==> flow/design.v <==
interface mem_itf_w_mask #(
    parameter               CHANNELS = 1,
    parameter               DWIDTH = 32,
    parameter               MWIDTH = DWIDTH / 8
)(
    input   bit             clk,
    input   bit             rst
);
    logic   [31:0]          addr    [CHANNELS];
    logic   [MWIDTH-1:0]    rmask   [CHANNELS];
    logic   [MWIDTH-1:0]    wmask   [CHANNELS];
    logic   [DWIDTH-1:0]    rdata   [CHANNELS];
    logic   [DWIDTH-1:0]    wdata   [CHANNELS];
    logic                   resp    [CHANNELS];
    bit                     error = 1'b0;
    modport dut (
        input               clk,
        input               rst,
        output              addr,
        output              rmask,
        output              wmask,
        input               rdata,
        output              wdata,
        input               resp
    );
    modport mem (
        input               clk,
        input               rst,
        input               addr,
        input               rmask,
        input               wmask,
        output              rdata,
        input               wdata,
        output              resp,
        output              error
    );
    modport mon (
        input               clk,
        input               rst,
        input               addr,
        input               rmask,
        input               wmask,
        input               rdata,
        input               wdata,
        input               resp,
        output              error
    );
endinterface
interface mem_itf_wo_mask #(
    parameter               CHANNELS = 1,
    parameter               DWIDTH = 32
)(
    input   bit             clk,
    input   bit             rst
);
    logic   [31:0]          addr    [CHANNELS];
    logic                   read    [CHANNELS];
    logic                   write   [CHANNELS];
    logic   [DWIDTH-1:0]    rdata   [CHANNELS];
    logic   [DWIDTH-1:0]    wdata   [CHANNELS];
    logic                   resp    [CHANNELS];
    bit                     error = 1'b0;
    modport dut (
        input               clk,
        input               rst,
        output              addr,
        output              read,
        output              write,
        input               rdata,
        output              wdata,
        input               resp
    );
    modport mem (
        input               clk,
        input               rst,
        input               addr,
        input               read,
        input               write,
        output              rdata,
        input               wdata,
        output              resp,
        output              error
    );
    modport mon (
        input               clk,
        input               rst,
        input               addr,
        input               read,
        input               write,
        input               rdata,
        input               wdata,
        input               resp,
        output              error
    );
endinterface
interface mem_itf_banked(
    input   bit             clk,
    input   bit             rst
);
    logic   [31:0]          addr;
    logic                   read;
    logic                   write;
    logic   [63:0]          wdata;
    logic                   ready;
    logic   [31:0]          raddr;
    logic   [63:0]          rdata;
    logic                   rvalid;
    bit                     error = 1'b0;
    modport dut (
        input               clk,
        input               rst,
        output              addr,
        output              read,
        output              write,
        output              wdata,
        input               ready,
        input               raddr,
        input               rdata,
        input               rvalid
    );
    modport mem (
        input               clk,
        input               rst,
        input               addr,
        input               read,
        input               write,
        input               wdata,
        output              ready,
        output              rdata,
        output              raddr,
        output              rvalid,
        output              error
    );
    modport mon (
        input               clk,
        input               rst,
        input               addr,
        input               read,
        input               write,
        input               wdata,
        input               ready,
        input               rdata,
        input               raddr,
        input               rvalid,
        input               error
    );
endinterface
package cache_types;
    typedef enum logic [2:0] {
        compare     = 3'b000,
        readmem     = 3'b001,
        writeback   = 3'b010,
        sramstall   = 3'b011,
        writemem    = 3'b100,
        idle        = 3'b101
    } process_state_t;
    typedef enum logic [1:0] {
        none    = 2'b00,
        read    = 2'b01,
        write   = 2'b10
    } req_t;
endpackage
interface mon_itf#(
            parameter       CHANNELS = 1
)(
    input   bit             clk,
    input   bit             rst
);
            logic           valid     [CHANNELS];
            logic   [63:0]  order     [CHANNELS];
            logic   [31:0]  inst      [CHANNELS];
            logic           halt      [CHANNELS];
            logic   [4:0]   rs1_addr  [CHANNELS];
            logic   [4:0]   rs2_addr  [CHANNELS];
            logic   [31:0]  rs1_rdata [CHANNELS];
            logic   [31:0]  rs2_rdata [CHANNELS];
            logic   [4:0]   rd_addr   [CHANNELS];
            logic   [31:0]  rd_wdata  [CHANNELS];
            logic   [31:0]  pc_rdata  [CHANNELS];
            logic   [31:0]  pc_wdata  [CHANNELS];
            logic   [31:0]  mem_addr  [CHANNELS];
            logic   [3:0]   mem_rmask [CHANNELS];
            logic   [3:0]   mem_wmask [CHANNELS];
            logic   [31:0]  mem_rdata [CHANNELS];
            logic   [31:0]  mem_wdata [CHANNELS];
            bit             error = 1'b0;
endinterface
package rv32i_types;
    typedef enum logic [1:0] {
        none        =   2'b00,
        mem_ex      =   2'b01,
        wb_ex       =   2'b10
    } normal_fw_sel_t;
    typedef enum logic [1:0] {
        none_d      =   2'b00,
        rs1_f       =   2'b01,
        rs2_f       =   2'b10
    } decode_fw_sel_t;
    typedef enum logic [6:0] {
        op_b_lui       = 7'b0110111,  
        op_b_auipc     = 7'b0010111,  
        op_b_jal       = 7'b1101111,  
        op_b_jalr      = 7'b1100111,  
        op_b_br        = 7'b1100011,  
        op_b_load      = 7'b0000011,  
        op_b_store     = 7'b0100011,  
        op_b_imm       = 7'b0010011,  
        op_b_reg       = 7'b0110011   
    } rv32i_opcode;
    typedef enum logic [2:0] {
        arith_f3_add   = 3'b000,  
        arith_f3_sll   = 3'b001,
        arith_f3_slt   = 3'b010,
        arith_f3_sltu  = 3'b011,
        arith_f3_xor   = 3'b100,
        arith_f3_sr    = 3'b101,  
        arith_f3_or    = 3'b110,
        arith_f3_and   = 3'b111
    } arith_f3_t;
    typedef enum logic [2:0] {
        load_f3_lb     = 3'b000,
        load_f3_lh     = 3'b001,
        load_f3_lw     = 3'b010,
        load_f3_lbu    = 3'b100,
        load_f3_lhu    = 3'b101
    } load_f3_t;
    typedef enum logic [2:0] {
        store_f3_sb    = 3'b000,
        store_f3_sh    = 3'b001,
        store_f3_sw    = 3'b010
    } store_f3_t;
    typedef enum logic [2:0] {
        branch_f3_beq  = 3'b000,
        branch_f3_bne  = 3'b001,
        branch_f3_blt  = 3'b100,
        branch_f3_bge  = 3'b101,
        branch_f3_bltu = 3'b110,
        branch_f3_bgeu = 3'b111
    } branch_f3_t;
    typedef enum logic [2:0] {
        cmp_op_beq  = 3'b000,
        cmp_op_bne  = 3'b001,
        cmp_op_blt  = 3'b100,
        cmp_op_bge  = 3'b101,
        cmp_op_bltu = 3'b110,
        cmp_op_bgeu = 3'b111
    } cmp_ops_t;
    typedef enum logic [2:0] {
        alu_op_add     = 3'b000,
        alu_op_sll     = 3'b001,
        alu_op_sra     = 3'b010,
        alu_op_sub     = 3'b011,
        alu_op_xor     = 3'b100,
        alu_op_srl     = 3'b101,
        alu_op_or      = 3'b110,
        alu_op_and     = 3'b111
    } alu_ops_t;
    typedef enum logic [1:0] {
        rs1_out = 2'b00,
        pc_out  = 2'b01,
        invalid_alu_m1 = 2'b10
    } alu_m1_sel_t;
    typedef enum logic [2:0] {
        rs2_out = 3'b000,
        u_imm_m = 3'b001,
        i_imm_m = 3'b010, 
        s_imm_m = 3'b011,
        const4  = 3'b100,
        invalid_alu_m2 = 3'b101
    } alu_m2_sel_t;
    typedef enum logic [1:0] {
        rs2_out_cmp = 2'b00,
        i_imm_m_cmp = 2'b01,
        invalid_cmp = 2'b10
    } cmp_m_sel_t;
    typedef enum logic [3:0] {
        u_imm_m_rd  = 4'b0000, 
        alu_out_rd  = 4'b0001,
        ext_br      = 4'b0010,
        lb          = 4'b0011,
        lbu         = 4'b0100,
        lh          = 4'b0101,
        lhu         = 4'b0110,
        lw          = 4'b0111,
        invalid_rd  = 4'b1000,
        pc_incre    = 4'b1001
    } rd_m_sel_t;
    typedef struct packed {
        alu_m1_sel_t        alu_m1_sel;
        alu_m2_sel_t        alu_m2_sel;
        alu_ops_t           aluop;
        cmp_m_sel_t         cmp_sel;
        cmp_ops_t           cmpop;
    } ex_ctrl_t;
    typedef struct packed {
        logic       [2:0]   funct3;
        logic               mem_re;
        logic               mem_we;
    } mem_ctrl_t;
    typedef struct packed {
        logic               regf_we;
        rd_m_sel_t          rd_m_sel;
    } wb_ctrl_t;
    typedef struct packed {
        logic   [31:0]      pc_s;
        logic   [31:0]      pc_next_s;
        logic               valid_s;
        logic   [63:0]      order_s;
        logic   [31:0]      inst_s;
    } if_id_stage_reg_t;
    typedef struct packed {
        logic   [31:0]      inst_s;
        logic   [31:0]      pc_s;
        logic   [31:0]      pc_next_s;
        logic   [63:0]      order_s;
        logic               valid_s;
        logic   [4:0]       rs1_s_s;
        logic   [4:0]       rs2_s_s;
        logic   [31:0]      u_imm_s;
        logic   [31:0]      s_imm_s;
        logic   [31:0]      i_imm_s;
        logic   [31:0]      j_imm_s;
        logic   [31:0]      b_imm_s;
        logic   [4:0]       rd_s_s;
        ex_ctrl_t           ex_ctrl_s;
        mem_ctrl_t          mem_ctrl_s;
        wb_ctrl_t           wb_ctrl_s;
    } id_ex_stage_reg_t;
    typedef struct packed {
        logic   [31:0]      inst_s;
        logic   [31:0]      pc_s;
        logic   [31:0]      pc_next_s;
        logic   [63:0]      order_s;
        logic               valid_s;
        logic   [4:0]       rs1_s_s;
        logic   [4:0]       rs2_s_s;
        logic   [31:0]      rs1_v_s;
        logic               br_en_s;
        logic   [31:0]      u_imm_s;
        logic   [31:0]      alu_out_s;
        logic   [31:0]      rs2_v_s;
        logic   [4:0]       rd_s_s;
        logic   [31:0]      dmem_wdata_s;
        logic   [3:0]       dmem_rmask_s;
        logic   [3:0]       dmem_wmask_s;
        logic   [31:0]      mem_addr_s;
        logic   [31:0]      dmem_addr_s;
        mem_ctrl_t          mem_ctrl_s;
        wb_ctrl_t           wb_ctrl_s;
    } ex_mem_stage_reg_t;
    typedef struct packed {
        logic               br_en_s;
        logic   [31:0]      u_imm_s;
        logic   [31:0]      alu_out_s;
        logic   [4:0]       rd_s_s;
        logic   [31:0]      dmem_addr_s;
        logic   [31:0]      mem_addr_s;
        wb_ctrl_t           wb_ctrl_s;
        logic   [31:0]      dmem_rdata_s;
        logic   [31:0]      inst_s;
        logic   [31:0]      pc_s;
        logic   [31:0]      pc_next_s;
        logic   [63:0]      order_s;
        logic               valid_s;
        logic   [4:0]       rs1_s_s;
        logic   [4:0]       rs2_s_s;
        logic   [31:0]      rs1_v_s;
        logic   [31:0]      rs2_v_s;
        logic   [3:0]       mem_rmask_s;
        logic   [3:0]       mem_wmask_s;
        logic   [31:0]      mem_wdata_s;
    } mem_wb_stage_reg_t;
    typedef enum logic [2:0] {
        idle        = 3'b100,
        moving      = 3'b000,
        wait_imem   = 3'b001,
        wait_dmem   = 3'b010,
        imem_dmem   = 3'b011
    } stall_state;
    typedef union packed {
        logic [31:0] word;
        struct packed {
            logic [11:0] i_imm;
            logic [4:0]  rs1;
            logic [2:0]  funct3;
            logic [4:0]  rd;
            rv32i_opcode opcode;
        } i_type;
        struct packed {
            logic [6:0]  funct7;
            logic [4:0]  rs2;
            logic [4:0]  rs1;
            logic [2:0]  funct3;
            logic [4:0]  rd;
            rv32i_opcode opcode;
        } r_type;
        struct packed {
            logic [11:5] imm_s_top;
            logic [4:0]  rs2;
            logic [4:0]  rs1;
            logic [2:0]  funct3;
            logic [4:0]  imm_s_bot;
            rv32i_opcode opcode;
        } s_type;
        struct packed {
            logic           imm_12;
            logic [10:5]    imm_10_5;
            logic [4:0]     rs2;
            logic [4:0]     rs1;
            logic [2:0]     funct3;
            logic [4:1]     imm_4_1;
            logic           imm_11;
            rv32i_opcode    opcode;
        } b_type;
        struct packed {
            logic [31:12] imm;
            logic [4:0]   rd;
            rv32i_opcode  opcode;
        } j_type;
        struct packed {
            logic [31:12] imm;
            logic [4:0]   rd;
            rv32i_opcode  opcode;
        } u_type;
    } instr_t;
    typedef enum logic [6:0] {
        base           = 7'b0000000,
        variant        = 7'b0100000
    } funct7_t;
endpackage
module lru_array #(
            parameter               S_INDEX     = 4,
            parameter               WIDTH       = 3
)(
    input   logic                   clk0,
    input   logic                   rst0,
    input   logic                   csb0,
    input   logic                   web0,    
    input   logic   [S_INDEX-1:0]   addr0,
    input   logic   [WIDTH-1:0]     din0,
    output  logic   [WIDTH-1:0]     dout0,
    input   logic                   csb1,
    input   logic                   web1,
    input   logic   [S_INDEX-1:0]   addr1,
    input   logic   [WIDTH-1:0]     din1,
    output  logic   [WIDTH-1:0]     dout1
);
            localparam              NUM_SETS    = 2**S_INDEX;
            logic                   web0_reg;
            logic   [S_INDEX-1:0]   addr0_reg;
            logic   [WIDTH-1:0]     din0_reg;
            logic                   web1_reg;
            logic   [S_INDEX-1:0]   addr1_reg;
            logic   [WIDTH-1:0]     din1_reg;
            logic   [WIDTH-1:0]     internal_array [NUM_SETS];
    logic   csb1_reg;
    always_ff @(posedge clk0) begin
        if (rst0) begin
            web0_reg  <= 1'b1;
            addr0_reg <= 'x;
            din0_reg  <= 'x;
            web1_reg  <= 1'b1;
            addr1_reg <= 'x;
            din1_reg  <= 'x;
            csb1_reg <= '0;
        end else begin
            if (!csb0) begin
                web0_reg  <= web0;
                addr0_reg <= addr0;
                din0_reg  <= din0;
            end
            if (!csb1) begin
                web1_reg  <= web1;
                addr1_reg <= addr1;
                din1_reg  <= din1;
            end
            csb1_reg <= csb1;
        end
    end
    always_ff @(posedge clk0) begin
        if (rst0) begin
            for (int i = 0; i < NUM_SETS; i++) begin
                internal_array[i] <= '0;
            end
        end else begin
            if (!web0_reg) begin
                internal_array[addr0_reg] <= din0_reg;
            end
            if (!web1_reg) begin
                internal_array[addr1_reg] <= din1_reg;
            end
        end
    end
    always_comb begin
        dout0 = internal_array[addr0_reg];
        dout1 = internal_array[addr1_reg];   
        if( (!csb1_reg) && (addr0_reg == addr1_reg) ) begin
            dout0 = din1_reg;
        end
    end
endmodule : lru_array
From RTL to reports: lru_array
What the tools print for lru_array, step after step. Line numbers count from 1 in the design file above. Operators carry their Yosys type and port widths (W data, S select, Z words). Not given: n/a

Top: lru_array. Clock port: clk0. Standard-cell library: sky130hd. Timing corner: tt_025C_1v80.

Word level
Yosys after proc, flatten, opt, wreduce and memory -nomap, before mapping. Print and check cells are not counted. Equal cells are merged and count once. Yosys's memory passes give these memory sizes; they may raise the number of words (mostly to a power of two), join words into wider ones and drop unused or constant bits.

The entry for RAM bits reads 48. The figure for memories is 1. Input bits: 20. The figure for register bits after elaboration is 17.

Memory list: internal_array (words 16, bits a word 3, line 455) `logic   [WIDTH-1:0]     internal_array [NUM_SETS];`.

The figure for eq/ne operators is 3. Under reduce/logical cells stands 2. For mux-type cells the number is 24.

Operators with widths (count): $mux W4 (10); $mux W3 (9); $mux W1 (5); $ne A2 B2 Y1 const B (2); $eq A4 B4 Y1 (1); $logic_and A1 B1 Y1 (1); $logic_not A1 Y1 (1).

Depth
Depth = most cells in a row (Yosys ltp): at word level without a register or memory, in the mapped netlist without a sequential cell, where the memories' decode and read muxes count.

Under word-level depth stands 3. ABC_AREA: 0. For gate-level depth with buffers the number is 6. Under gate-level depth less buffers stands 4.

Synthesis result
Source: synth_stat.txt of the flow (Yosys; design flattened, memories mapped). It holds for the ABC_AREA given above (unset counts as 0); a run with the other value may have another netlist.

Cell types: sky130_fd_sc_hd__edfxtp_1 (count 62, total area 1.86E+03 um^2); sky130_fd_sc_hd__mux2_2 (count 38, total area 427.91 um^2); sky130_fd_sc_hd__mux4_1 (count 13, total area 341.578 um^2); sky130_fd_sc_hd__mux4_2 (count 14, total area 315.302 um^2); sky130_fd_sc_hd__dfxtp_1 (count 11, total area 220.211 um^2); sky130_fd_sc_hd__nand2_1 (count 42, total area 157.651 um^2); sky130_fd_sc_hd__o31ai_1 (count 21, total area 157.651 um^2); sky130_fd_sc_hd__nor2_1 (count 37, total area 138.883 um^2); sky130_fd_sc_hd__mux2i_1 (count 11, total area 110.106 um^2); sky130_fd_sc_hd__o211ai_1 (count 6, total area 45.043 um^2); sky130_fd_sc_hd__clkbuf_1 (count 11, total area 41.29 um^2); sky130_fd_sc_hd__buf_2 (count 8, total area 40.038 um^2); sky130_fd_sc_hd__nor3b_4 (count 2, total area 37.536 um^2); sky130_fd_sc_hd__or3_1 (count 6, total area 37.536 um^2); sky130_fd_sc_hd__nor2b_1 (count 5, total area 31.28 um^2); sky130_fd_sc_hd__nand3b_1 (count 4, total area 30.029 um^2); sky130_fd_sc_hd__nor4b_2 (count 2, total area 30.029 um^2); sky130_fd_sc_hd__xnor2_1 (count 3, total area 26.275 um^2).

Not listed: further types 17, cells in them 26.

For flip-flops the number is 73. Cells in the netlist: 322. The entry for chip area (Yosys) reads 4237.8 um^2. For area of sequential cells the number is 2082.0 um^2.

Worst setup path after synthesis
OpenSTA on the mapped netlist: ideal clock, no wires. The path of least setup slack (recovery checks aside). Input and output delay are each 20% of the period. Register names are those of the netlist, which keeps one name where synthesis merged equal registers.

Kind: register to output. From: register (no name shown). To: output dout1[0]. For output delay the number is 0.850 ns. The entry for stages reads 4. Under clock period stands 4.25 ns. The entry for path buffers reads 1. Under data arrival time stands 1.595 ns. The figure for launch time at the first pin is 0.000 ns. For setup slack the number is 1.805 ns. The figure for delay of the path is 1.595 ns. The entry for synthesis period reached reads 2.445 ns.

"delay of the path" = arrival - input delay + setup time. At an output port there is no setup time. "stages": output pins that drive a net of the path, with the launching flip-flop's if there is one; two outputs of one cell count as two. "synthesis period reached" is the clock period less the worst setup slack; recovery checks do not enter. This is arithmetic on one report: input and output delays are still those of the set period (20% each).

Cells stage by stage: sky130_fd_sc_hd__dfxtp_1 > sky130_fd_sc_hd__buf_6 > sky130_fd_sc_hd__mux4_1 > sky130_fd_sc_hd__mux4_2.

RTL lines, path after synthesis: end, declared (line 446) `output  logic   [WIDTH-1:0]     dout1`.

No chain of elaborated cells between the ends is given.

Worst path after layout
From the final timing report of run 1: the path of least setup slack in the routed layout; clock arrival at registers is part of the times.

Kind: register to output. From: register (no name shown). To: output dout1[2]. For output delay the number is 0.76 ns. The entry for stages reads 4. Under data arrival time stands 2.67 ns. The entry for path buffers reads 1. The figure for launch time at the first pin is 0.34 ns. For setup slack the number is 0.36 ns. Under clock period stands 3.79 ns.

Cells stage by stage: sky130_fd_sc_hd__dfxtp_1 > sky130_fd_sc_hd__mux4_1 > sky130_fd_sc_hd__mux4_2 > sky130_fd_sc_hd__clkdlybuf4s50_1.

RTL lines, path post-layout: end, declared (line 446) `output  logic   [WIDTH-1:0]     dout1`.

No chain of elaborated cells between the ends is given.

# Flow runs of lru_array

Below are 2 stored runs of the flow (Yosys, OpenROAD; platform sky130hd) on lru_array, each with its settings and what was measured, unordered. Constraints: input delay and output delay 20% of the set period each, output load 0.01 pF. "period achieved" means the clock period less the worst setup slack. The figure is calculated, with input and output delays left at 20% of the set period. By "power" is meant OpenSTA's value without simulated activity: inputs other than the clock are taken to toggle once in ten clock periods, and the tool carries that through the logic.

Files of run 1:
==> flow/run.sh <==
#!/bin/bash
# the make line also repeats the synthesis and layout settings of config.mk as NAME=value (left out here)
make -C /OpenROAD-flow-scripts/flow DESIGN_CONFIG=/design/flow/config.mk WORK_HOME=/design/flow/orfs CLKGATE_MAP_FILE= finish
==> flow/config.mk <==
export PLATFORM = sky130hd
export DESIGN_NAME = lru_array
export DESIGN_NICKNAME = lru_array
export VERILOG_FILES = /design/flow/design.v
export SDC_FILE = /design/flow/constraint.sdc
export NUM_CORES = 4
export LEC_CHECK = 0
export CAP_MARGIN = 20
export CORE_MARGIN = 2
export CORE_UTILIZATION = 40
export SLEW_MARGIN = 20
==> flow/constraint.sdc <==
create_clock -name core_clock -period 3.79 [get_ports {clk0}]
set_input_delay 0.7580 -clock core_clock [delete_from_list [all_inputs] [get_ports {clk0}]]
set_output_delay 0.7580 -clock core_clock [all_outputs]
set_load 0.01 [all_outputs]

Results of run 1. The total die area is 11434.0 um^2. For the final utilization the run shows 0.467. The post-synthesis cell area is 4237.8 um^2. The final setup TNS comes to 0.000 ns. For the standard-cell area after layout the run shows 4824.6 um^2. For the worst setup slack after layout the run shows 0.364 ns. The measured period achieved is 3.426 ns. For the lowest hold slack the run shows 0.534 ns. The power stands at 1912 µW.

Files of run 2:
==> flow/run.sh <==
#!/bin/bash
# the make line also repeats the synthesis and layout settings of config.mk as NAME=value (left out here)
make -C /OpenROAD-flow-scripts/flow DESIGN_CONFIG=/design/flow/config.mk WORK_HOME=/design/flow/orfs CLKGATE_MAP_FILE= finish
==> flow/config.mk <==
export PLATFORM = sky130hd
export DESIGN_NAME = lru_array
export DESIGN_NICKNAME = lru_array
export VERILOG_FILES = /design/flow/design.v
export SDC_FILE = /design/flow/constraint.sdc
export NUM_CORES = 4
export LEC_CHECK = 0
export ABC_AREA = 0
export CAP_MARGIN = 35
export CORE_ASPECT_RATIO = 0.95
export CORE_MARGIN = 2
export CORE_UTILIZATION = 50
export GPL_ROUTABILITY_DRIVEN = 1
export GPL_TIMING_DRIVEN = 1
export MAX_ROUTING_LAYER = met4
export PLACE_DENSITY_LB_ADDON = 0.27
export SETUP_SLACK_MARGIN = 0.38
export SLEW_MARGIN = 20
==> flow/constraint.sdc <==
create_clock -name core_clock -period 1.38 [get_ports {clk0}]
set_input_delay 0.2760 -clock core_clock [delete_from_list [all_inputs] [get_ports {clk0}]]
set_output_delay 0.2760 -clock core_clock [all_outputs]
set_load 0.01 [all_outputs]

Results of run 2. The final setup TNS comes to -47.137 ns. The post-synthesis cell area is 4237.8 um^2. The total die area is 9228.2 um^2. For the standard-cell area after layout the run shows 6341.1 um^2. For the final utilization the run shows 0.776. The power stands at 6084 µW. The measured period achieved is 2.364 ns. For the worst setup slack after layout the run shows -0.984 ns. For the lowest hold slack the run shows 0.391 ns.
